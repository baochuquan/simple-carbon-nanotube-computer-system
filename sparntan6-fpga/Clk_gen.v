==> flow/design.v <==
module Clk_gen(
	input clk_in, 
	input reset, 
	output reg clkA,
	output reg clkB, 
	output reg clkC, 
	output reg clkD
);
  reg [5:0] count;
  always@(posedge clk_in)
    begin 
      if(reset)
        begin
          count <= 0;
          clkA <= 0;
          clkB <= 0;
          clkC <= 0;
          clkD <= 0;
        end
      else
        begin
          case(count)
            6'd0:
              begin
                clkB <= 1;
                count <= count+1;
              end
            6'd4:
              begin 
                clkB <= 0;
                count <= count+1;
              end
            6'd8:
              begin
                clkC <= 1;
                count <= count+1;
              end
            6'd12:
              begin
                clkC <= 0;
                count <= count+1;
              end
            6'd16:
              begin 
                clkD <= 1;
                count <= count+1;
              end
            6'd20:
              begin 
                clkD <= 0;
                count <= count+1;
              end
				6'd24:
				  begin
				    clkA <= 1;
					 count <= count+1;
				  end
				6'd28:
				  begin
					 clkA <= 0;
					 count <= count+1;
				  end
				  default: count <= count+1;
        endcase
      end
    end  
endmodule
# Step by step through the tools: Clk_gen
# What the tools print for Clk_gen, step after step.
# Lines are those of the file above, counted from 1.
# Library cell names are shortened.
# Not given: --
[design]
top_module = "Clk_gen"
clock_port = "clk_in"
library = "sky130hd"
lib_corner = "tt_025C_1v80"

# Elaborated design
# Counts by Yosys on the flattened word-level netlist (proc, flatten, opt, wreduce; memories kept). Register bits leave out memories and registers merged into their read ports (data or address). Print and check cells are left out. Cells with the same type and inputs are merged into one.
[classes]
n_mux = 4
addsub = 1
reduce_logical = 5
equal = 7
[ops]
columns = ["cell", "count"]
rows = [
  ["equality test 6 x 5 -> 1 bit (second input constant)", 4],
  ["equality test 6 x 4 -> 1 bit (second input constant)", 2],
  ["nonzero test 2 bit", 4],
  ["parallel mux 1 bit (select 2 bit)", 4],
  ["adder 6 x 1 -> 6 bit (second input constant)", 1],
  ["equality test 6 x 3 -> 1 bit (second input constant)", 1],
  ["zero test 6 bit", 1],
]
[word_totals]
out_inout_bits = 4
inputBits = 2
register_bits = 10
word_cells = 22

# Logic depth
# Yosys ltp: most cells in a row. Word level: on the elaborated netlist, between registers, memories and ports. Mapped: between sequential cells and ports; inverters and the memories' decode and read muxes count.
[logic_depth]
word_depth = 2
ABC_AREA = 0
ltp_mapped = 5
ltp_nobuf = 5

# Synthesis result
# Yosys stat after the flow's synthesis: flattened, memories mapped to cells. It holds for the ABC_AREA given above (unset counts as 0); a run with the other value may have another netlist.
[mapped]
buf_cells = 2
ffs = 10
sequential_area_um2 = 200.2
stdcells = 42
synth_area_um2 = 432.9
[by_type]
columns = ["cell_type", "count", "area_total_um2"]
rows = [
  ["dfxtp_1", 10, 200.192],
  ["a211oi_1", 4, 30.029],
  ["nor2_1", 8, 30.029],
  ["and4bb_2", 2, 25.024],
  ["ha_1", 2, 25.024],
  ["nand3_4", 1, 17.517],
  ["xor2_1", 2, 17.517],
  ["nor4b_2", 1, 15.014],
  ["buf_6", 1, 11.261],
  ["and4b_1", 1, 10.01],
  ["xnor2_1", 1, 8.758],
  ["inv_1", 2, 7.507],
  ["nor2b_1", 1, 6.256],
  ["or3_1", 1, 6.256],
  ["a21oi_1", 1, 5.005],
  ["nand3_1", 1, 5.005],
  ["o21ai_0", 1, 5.005],
  ["clkbuf_1", 1, 3.754],
  ["nand2_1", 1, 3.754],
]

# Path before layout
# Path of least setup slack by OpenSTA after synthesis, without wires, with an ideal clock, recovery checks aside; 20% of the period is set as input and as output delay. Where synthesis merged equal registers, the netlist keeps one of their names.
[synth_timing]
path_type = "register -> register"
from = "register count[0]"
to = "register clkC"
clock_period_ns = 2.43
n_path_buf = 0
arrival_ns = 1.077
driving_pins = 5
setup_ns = 0.086
launch_ns = 0.000
t_required_ns = 2.344
setup_slack_ns = 1.268
path_delay_ns = 1.163
period_less_setup_slack_ns = 1.162
# "path_delay_ns" = arrival - input delay + setup time.
# "driving_pins" counts driving pins, that of a launching flip-flop among them; a cell with two outputs on the path counts twice.
# "period_less_setup_slack_ns" is the clock period less the worst setup slack; recovery checks do not enter. This is arithmetic on one report: input and output delays are still those of the set period (20% each).
# Between the ends stands the longest chain of elaborated cells between them, by number of cells; it is not shown to be the way that was timed. Of several equally long chains one is given.
# Each line given opens the expression or statement behind the cell; cells for indexed reads and writes are added by Yosys, which also makes memories of some case tables.
# At most two assigning lines are given for a register; there are more.
[synth_via]
cell_sequence = "dfxtp_1 > inv_1 > ha_1 > and4bb_2 > a211oi_1"
elab_chain_cells = 2
cone_cells = 4
cone_lines = 1
classes_between = "eq/ne: 2; mux: 1; reduce/logical: 1"
[synth_lines]
columns = ["item", "line", "text"]
rows = [
  ["from (decl)", 9, "reg [5:0] count;"],
  ["from (assign)", 26, "count <= count+1;"],
  ["from (assign)", 31, "count <= count+1;"],
  ["equality test 6 x 4 -> 1 bit", 22, "case(count)"],
  ["parallel mux 1 bit (select 2 bit)", 22, ""],
  ["to (assign)", 17, "clkC <= 0;"],
  ["to (assign)", 35, "clkC <= 1;"],
  ["to (decl)", 6, "output reg clkC,"],
]

# Worst path after layout
# From the final timing report of entry A: the path of least setup slack in the routed layout; clock arrival at registers is part of the times.
[layout_timing]
path_type = "register -> output"
from = "register clkC"
to = "output clkC"
clock_period_ns = 1.97
output_delay_ns = 0.39
t_required_ns = 1.58
driving_pins = 2
n_path_buf = 1
launch_ns = 0.26
arrival_ns = 1.13
setup_slack_ns = 0.45
# At most two assigning lines are given for a register; there are more.
[layout_via]
cell_sequence = "dfxtp_1 > clkdlybuf4s50_1"
elab_chain_cells = 0
cone_cells = 0
cone_lines = 0
[layout_lines]
columns = ["item", "line", "text"]
rows = [
  ["from (decl)", 6, "output reg clkC,"],
  ["from (assign)", 17, "clkC <= 0;"],
  ["from (assign)", 35, "clkC <= 1;"],
  ["to (decl)", 6, ""],
]

# Measured data: module Clk_gen, platform sky130hd, 2 stored runs of the flow under differing settings, order arbitrary. Input and output delays are each 20% of the period that was set; the output load is 0.01 pF.
# "timing.achieved_period_ns": clock period set for the run, less the worst setup slack. It is reckoned from that one timing run; input and output delays stay at 20% of the period that was set.
# "timing.worst_path_ns" = time allowed to the worst setup path (clock period - input delay - output delay, where it has them) - its slack; a late launch clock adds to it, a late capture clock takes from it.
# "totalPower_mw" is the tool's figure for a default switching activity; nothing was simulated.

[[run]]
name = "entry A"
[run.settings]
period_ns = 1.97
CORE_UTILIZATION = 24
SETUP_SLACK_MARGIN = 0.23
CORE_ASPECT_RATIO = 1.1
CORE_MARGIN = 4
ABC_AREA = 0
CTS_CLUSTER_SIZE = 15
CAP_MARGIN = 25
SLEW_MARGIN = 0
MAX_ROUTING_LAYER = "met5"
[run.results]
timing.setup.tns_ns = 0.000
final_cell_area_um2 = 525.5
timing.achieved_period_ns = 1.524
yosys_chip_area_um2 = 432.9
setup_worst_slack_ns = 0.446
totalPower_mw = 0.4353
dieArea_um2 = 2548.2
timing.worst_path_ns = 1.13
worstPathKind = "register -> output"
ws_hold_ns = 0.496
fin_util_frac = 0.322

[[run]]
name = "entry B"
[run.settings]
period_ns = 1.01
CAP_MARGIN = 20
CORE_MARGIN = 2
CORE_UTILIZATION = 40
SLEW_MARGIN = 20
[run.results]
totalPower_mw = 0.8221
setup_worst_slack_ns = -0.101
timing.worst_path_ns = 1.11
worstPathKind = "register -> register"
dieArea_um2 = 1361.6
timing.achieved_period_ns = 1.111
ws_hold_ns = 0.517
final_cell_area_um2 = 646.9
fin_util_frac = 0.671
yosys_chip_area_um2 = 432.9
timing.setup.tns_ns = -0.397
